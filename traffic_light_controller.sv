==> flow/design.v <==
module traffic_light_controller(
  input clk,
        reset,
        ew_left_sensor,
        ew_str_sensor,		
        ns_sensor,
  output logic[1:0] ew_left_light,     
  		            ew_str_light,	   	
			        ns_light);
  parameter RED = 2'b00,
            YELLOW = 2'b01,
				GREEN = 2'b10;
  parameter FIRST = 2'b10,
            SECOND = 2'b01,
				THIRD = 2'b00;
  enum logic [2:0] {IDLE=3'b000, EWG=3'b001, EWY=3'b010, EWLG=3'b011, EWLY=3'b100, NSG=3'b101, NSY=3'b110} state;
  logic[3:0] traffic_cycle;
  logic[2:0] empty_cycle;
  logic[1:0] ews_rank;
  logic[1:0] ewl_rank;
  logic[1:0] ns_rank;
  logic is_empty;
  logic is_ten_seconds;
  always_ff @(posedge clk)
    begin
      if (reset) begin
		  state <= IDLE;
		  empty_cycle <= 0;
		  traffic_cycle <= 0;
		  is_empty <= 0;
		  is_ten_seconds <= 0;
		  ews_rank <= FIRST;
        ewl_rank <= SECOND;
        ns_rank <= THIRD;
		  ew_left_light <= RED;
		  ew_str_light <= RED;
		  ns_light <= RED;
      end else
        case (state)
          IDLE: begin
			   ew_left_light <= RED;
				ew_str_light <= RED;
				ns_light <= RED;
				if( ews_rank == FIRST ) begin
				  if( ew_str_sensor ) state <= EWG; 
				  else if( ewl_rank == SECOND ) begin
				    if( ew_left_sensor ) state <= EWLG;
					 else if( ns_sensor ) state <= NSG;
				  end 
				  else if( ns_rank == SECOND ) begin
				    if( ns_sensor ) state <= NSG;
					 else if( ew_left_sensor ) state <= EWLG;
				  end
				end
				if( ewl_rank == FIRST ) begin
				  if( ew_left_sensor ) state <= EWLG; 
				  else if( ews_rank == SECOND ) begin
				    if( ew_str_sensor ) state <= EWG;
					 else if( ns_sensor ) state <= NSG;
				  end 
				  else if( ns_rank == SECOND ) begin
				    if( ns_sensor ) state <= NSG;
					 else if( ew_str_sensor ) state <= EWG;
				  end
				end
				if( ns_rank == FIRST ) begin
				  if( ns_sensor ) state <= NSG; 
				  else if( ewl_rank == SECOND ) begin
				    if( ew_left_sensor ) state <= EWLG;
					 else if( ew_str_sensor ) state <= EWG;
				  end 
				  else if( ews_rank == SECOND ) begin
				    if( ew_str_sensor ) state <= EWG;
					 else if( ew_left_sensor ) state <= EWLG;
				  end
				end
				if( !ew_left_sensor && !ew_str_sensor && !ns_sensor ) begin
			 	  ews_rank <= FIRST;
              ewl_rank <= SECOND;
              ns_rank <= THIRD;
				end
			 end
			 EWG: begin
			   ew_left_light <= RED;
				ew_str_light <= GREEN;
				ns_light <= RED;
				if( !ew_str_sensor ) is_empty = 1'b1;
				if( is_empty ) empty_cycle <= empty_cycle + 3'b001;
				if( empty_cycle == 3'b100 ) begin
				  is_empty <= 0;
				  empty_cycle <= 0;
				  state <= EWY;
				end
				traffic_cycle <= traffic_cycle + 4'b0001;
				if( traffic_cycle == 4'b1001 ) is_ten_seconds = 1'b1;
				if( is_ten_seconds && (ew_left_sensor || ns_sensor) ) begin
				  traffic_cycle <= 0;
				  is_ten_seconds <= 0;
				  state <= EWY;
				end
			 end
			 EWY: begin
			   ew_left_light <= RED;
				ew_str_light <= YELLOW;
				ns_light <= RED;
				empty_cycle <= empty_cycle + 3'b001;
				if( empty_cycle == 3'b001 ) begin
				  ews_rank <= THIRD;
              ewl_rank <= ewl_rank + 2'b01;
              ns_rank <= ns_rank + 2'b01;
				  empty_cycle <= 0;
				  state <= IDLE;
				end
			 end
			 EWLG: begin
			   ew_left_light <= GREEN;
				ew_str_light <= RED;
				ns_light <= RED;
				if( !ew_left_sensor ) is_empty = 1'b1;
				if( is_empty ) empty_cycle <= empty_cycle + 3'b001;
				if( empty_cycle == 3'b100 ) begin
				  is_empty <= 0;
				  empty_cycle <= 0;
				  state <= EWLY;
				end
				traffic_cycle <= traffic_cycle + 4'b0001;
				if( traffic_cycle == 4'b1001 ) is_ten_seconds = 1'b1;
				if( is_ten_seconds && (ew_str_sensor || ns_sensor) ) begin
				  traffic_cycle <= 0;
				  is_ten_seconds <= 0;
				  state <= EWLY;
				end
			 end
			 EWLY: begin
			   ew_left_light <= YELLOW;
				ew_str_light <= RED;
				ns_light <= RED;
				empty_cycle <= empty_cycle + 3'b001;
				if( empty_cycle == 3'b001 ) begin
				  ewl_rank <= THIRD;
				  ews_rank <= ews_rank + 2'b01;
              ns_rank <= ns_rank + 2'b01;
				  empty_cycle <= 0;
				  state <= IDLE;
				end
			 end
			 NSG: begin
			   ew_left_light <= RED;
				ew_str_light <= RED;
				ns_light <= GREEN;
				if( !ns_sensor ) is_empty = 1'b1;
				if( is_empty ) empty_cycle <= empty_cycle + 3'b001;
				if( empty_cycle == 3'b100 ) begin
				  is_empty <= 0;
				  empty_cycle <= 0;
				  state <= NSY;
				end
				traffic_cycle <= traffic_cycle + 4'b0001;
				if( traffic_cycle == 4'b1001 ) is_ten_seconds = 1'b1;
				if( is_ten_seconds && (ew_str_sensor || ew_left_sensor) ) begin
				  traffic_cycle <= 0;
				  is_ten_seconds <= 0;
				  state <= NSY;
				end
			 end
			 NSY: begin
			   ew_left_light <= RED;
				ew_str_light <= RED;
				ns_light <= YELLOW;
				empty_cycle <= empty_cycle + 3'b001;
				if( empty_cycle == 3'b001 ) begin
				  ns_rank <= THIRD;
				  ews_rank <= ews_rank + 2'b01;
              ewl_rank <= ewl_rank + 2'b01;
				  empty_cycle <= 0;
				  state <= IDLE;
				end
			 end
		  endcase
	 end
endmodule 
**Step by step through the tools: traffic_light_controller**

Tool output for the design above, in the order of the flow.
Lines are those of the file above, counted from 1.
Operators: Yosys type, input widths -> output width; for muxes data width and select width s.
The mark -- stands for no value.

- Top: traffic_light_controller
- Clock input: clk
- Standard-cell library: sky130hd
- Library corner: tt_025C_1v80

**Word level**

Counts by Yosys on the flattened word-level netlist (proc, flatten, opt, wreduce; memories kept). Register bits leave out memories and registers merged into their read ports (data or address). Print and check cells are left out. Cells with the same type and inputs are merged into one.

- Bits in registers: 24
- Cells after elaboration: 157
- Output and inout bits: 6
- Input bits: 5

- Muxes and demuxes: 81
- Equality and inequality tests: 29
- Add/sub/neg operators: 5
- Reduce/logical cells: 31

Operators by type and width:

| cell | count |
|---|---|
| $mux 3 | 38 |
| $pmux 2 s3 | 6 |
| $mux 1 | 22 |
| $ne 3x3->1 const B | 6 |
| $reduce_and 4->1 | 4 |
| $reduce_or 5->1 | 3 |
| $pmux 3 s5 | 1 |
| $mux 2 | 7 |
| $eq 3x3->1 const B | 4 |
| $reduce_bool 3->1 | 4 |
| $pmux 4 s3 | 1 |
| $pmux 3 s4 | 1 |
| $mux 4 | 3 |
| $ne 2x1->1 const B | 4 |
| $ne 2x2->1 const B | 4 |
| $reduce_bool 7->1 | 1 |
| $add 2x1->2 const B | 3 |
| $eq 2x1->1 const B | 3 |
| $eq 2x2->1 const B | 3 |
| $reduce_or 2->1 | 3 |
| $eq 3x1->1 const B | 2 |
| $eq 3x2->1 const B | 2 |
| $reduce_bool 6->1 | 1 |
| $pmux 1 s3 | 2 |
| $logic_and 1x1->1 | 5 |
| $reduce_and 5->1 | 1 |
| $add 4x1->4 const B | 1 |
| $eq 4x4->1 const B | 1 |

Not listed: further kinds 6, cells in them 10.

**Logic depth**

Depth = most cells in a row (Yosys ltp): at word level without a register or memory, in the mapped netlist without a sequential cell, where the memories' decode and read muxes count.

- Depth in word-level cells: 19
- ABC_AREA: 1
- Mapped depth: 13
- Mapped depth without buffers: 13

**After synthesis**

Yosys stat after the flow's synthesis: flattened, memories mapped to cells. It holds for the ABC_AREA given above (unset counts as 0); a run with the other value may have another netlist.
The area totals of this step are shown rounded.

Cells by type:

| cell type | count | area in all (um^2) |
|---|---|---|
| sky130_fd_sc_hd__dfxtp_1 | 28 | 560.538 |
| sky130_fd_sc_hd__nand2_1 | 75 | 281.52 |
| sky130_fd_sc_hd__ha_1 | 17 | 212.704 |
| sky130_fd_sc_hd__nor2_1 | 44 | 165.158 |
| sky130_fd_sc_hd__inv_1 | 43 | 161.405 |
| sky130_fd_sc_hd__a21oi_1 | 24 | 120.115 |
| sky130_fd_sc_hd__o21ai_0 | 21 | 105.101 |
| sky130_fd_sc_hd__nand3_1 | 19 | 95.091 |
| sky130_fd_sc_hd__nor2_8 | 2 | 40.038 |
| sky130_fd_sc_hd__nor3_1 | 7 | 35.034 |
| sky130_fd_sc_hd__inv_2 | 9 | 33.782 |
| sky130_fd_sc_hd__nand2_4 | 3 | 33.782 |
| sky130_fd_sc_hd__nand4_1 | 5 | 31.28 |
| sky130_fd_sc_hd__nand3_2 | 3 | 30.029 |
| sky130_fd_sc_hd__nand3b_1 | 3 | 22.522 |
| sky130_fd_sc_hd__buf_2 | 4 | 20.019 |
| sky130_fd_sc_hd__o21ai_1 | 4 | 20.019 |
| sky130_fd_sc_hd__o22ai_1 | 3 | 18.768 |

Other cell types: 18; their cells: 20.

- Flip-flop cells: 28
- Cell area after synthesis: 0.00215 mm^2
- Buffer cells: 7
- Cells in the netlist: 334

**Path before layout**

Source: OpenSTA report_checks on the synthesized netlist (no wires, ideal clock, input and output delay 20% of the period each), path of least setup slack; recovery checks are left aside. Register names are those of the netlist, which keeps one name where synthesis merged equal registers.

- Path kind: register -> register
- From: register (name not given)
- To: register state
- Library setup time: 116 ps
- Slack: 1257 ps
- Buffers on the path: 1
- Arrival time: 1297 ps
- Period: 2670 ps
- Driving pins on the path: 14
- Launch time at the first pin: 0 ps
- Path delay: 1413 ps
- Synthesis period reached: 1413 ps

"path delay" is the arrival time less input delay plus setup time.
"driving pins on the path": output pins that drive a net of the path, with the launching flip-flop's if there is one; two outputs of one cell count as two.
"synthesis period reached" = period - worst setup slack (recovery checks aside). The figure is calculated, with input and output delays left at 20% of the set period.
An end named without its bit number is one bit of that signal or, where synthesis recoded a state register, one of its new flip-flops.
At most two assigning lines are given for a register; there are more.

- Cell sequence: sky130_fd_sc_hd__dfxtp_1 > sky130_fd_sc_hd__inv_1 > sky130_fd_sc_hd__ha_1 > sky130_fd_sc_hd__buf_2 > sky130_fd_sc_hd__nand2_1 > sky130_fd_sc_hd__nand2_1 > sky130_fd_sc_hd__nand2_1 > sky130_fd_sc_hd__nand2_1 > sky130_fd_sc_hd__nor2_1 > sky130_fd_sc_hd__nand2_1 > sky130_fd_sc_hd__nand2_1 > sky130_fd_sc_hd__nand2_1 > sky130_fd_sc_hd__nand2_1 > sky130_fd_sc_hd__nand2_1

Ends and longest elaborated chain, post-synthesis:

| element | RTL line | text |
|---|---|---|
| start: declaration | 21 |  |
| start: assignment | 110 |  |
| start: assignment | 142 |  |
| end: assignment | 27 | `state <= IDLE;` |
| end: assignment | 45 | `if( ew_str_sensor ) state <= EWG;` |
| end: declaration | 16 | `enum logic [2:0] {IDLE=3'b000, EWG=3'b001, EWY=3'b010, EWLG=3'b011, EWLY=3'b100, NSG=3'b101, NSY=3'b110} state ...` |

Chain of elaborated cells between the ends: none given.

**Path in the finished layout**

From the final timing report of run A: the path of least setup slack in the routed layout; clock arrival at registers is part of the times.
The path's times are printed in steps of 10 ps; the period is the one set.

- Path kind: register -> register
- From: register (name not given)
- To: register state
- Slack: 160 ps
- Launch time at the first pin: 280 ps
- Period: 1830 ps
- Arrival time: 1860 ps
- Driving pins on the path: 13
- Buffers on the path: 0
- Library setup time: 90 ps

An end named without its bit number is one bit of that signal or, where synthesis recoded a state register, one of its new flip-flops.
At most two assigning lines are given for a register; there are more.

- Cell sequence: sky130_fd_sc_hd__dfxtp_1 > sky130_fd_sc_hd__inv_1 > sky130_fd_sc_hd__ha_1 > sky130_fd_sc_hd__nand2_1 > sky130_fd_sc_hd__nand2_1 > sky130_fd_sc_hd__nand2_1 > sky130_fd_sc_hd__nand2_1 > sky130_fd_sc_hd__nor2_1 > sky130_fd_sc_hd__nand2_1 > sky130_fd_sc_hd__nand2_1 > sky130_fd_sc_hd__nand2_1 > sky130_fd_sc_hd__nand2_1 > sky130_fd_sc_hd__nand2_1

Ends and longest elaborated chain, post-layout:

| element | RTL line | text |
|---|---|---|
| start: declaration | 21 |  |
| start: assignment | 110 |  |
| start: assignment | 142 |  |
| end: assignment | 27 | `state <= IDLE;` |
| end: assignment | 45 | `if( ew_str_sensor ) state <= EWG;` |
| end: declaration | 16 | `enum logic [2:0] {IDLE=3'b000, EWG=3'b001, EWY=3'b010, EWLG=3'b011, EWLY=3'b100, NSG=3'b101, NSY=3'b110} state ...` |

Chain of elaborated cells between the ends: none given.

==> results <==
Module traffic_light_controller, platform sky130hd: 2 stored runs of the flow (Yosys, OpenROAD) with differing settings, in no particular order. Input and output delays are each 20% of the period that was set; the output load is 0.01 pF.
"clock period reached" is the run's clock period less its worst setup slack. It is reckoned from that one timing run; input and output delays stay at 20% of the period that was set.
By "total power after layout" is meant OpenSTA's value without simulated activity: inputs other than the clock are taken to toggle once in ten clock periods, and the tool carries that through the logic.
The results are shown rounded.

### Run A

Settings: `period_ns=1.83`, `CORE_UTILIZATION=53`, `PLACE_DENSITY_LB_ADDON=0.09`, `CELL_PAD_IN_SITES_DETAIL_PLACEMENT=0`, `TNS_END_PERCENT=30`, `ABC_AREA=1`, `GPL_TIMING_DRIVEN=1`, `CAP_MARGIN=35`, `MAX_ROUTING_LAYER=met5`, `CORE_MARGIN=2`, `SLEW_MARGIN=20`

- Netlist area reported by Yosys: 0.00215 mm^2
- Overall die area: 0.00459 mm^2
- Post-layout utilization: 62.5 %
- Worst setup slack after layout: 155 ps
- Summed negative setup slack: 0 ps
- Smallest hold slack: 469 ps
- Total power after layout: 1.90 mW
- Clock period reached: 1675 ps

### Run B

Settings: `period_ns=2.27`, `CORE_UTILIZATION=44`, `SETUP_SLACK_MARGIN=-0.15`, `PLACE_DENSITY=0.46`, `CORE_ASPECT_RATIO=1.06`, `CORE_MARGIN=10`, `CELL_PAD_IN_SITES_GLOBAL_PLACEMENT=0`, `CTS_CLUSTER_SIZE=25`, `CTS_CLUSTER_DIAMETER=144`, `MIN_ROUTING_LAYER=met2`, `MAX_ROUTING_LAYER=met5`, `CAP_MARGIN=20`, `SLEW_MARGIN=20`

- Netlist area reported by Yosys: 0.00186 mm^2
- Overall die area: 0.00722 mm^2
- Post-layout utilization: 51.5 %
- Worst setup slack after layout: 62 ps
- Summed negative setup slack: 0 ps
- Smallest hold slack: 477 ps
- Total power after layout: 1.04 mW
- Clock period reached: 2208 ps
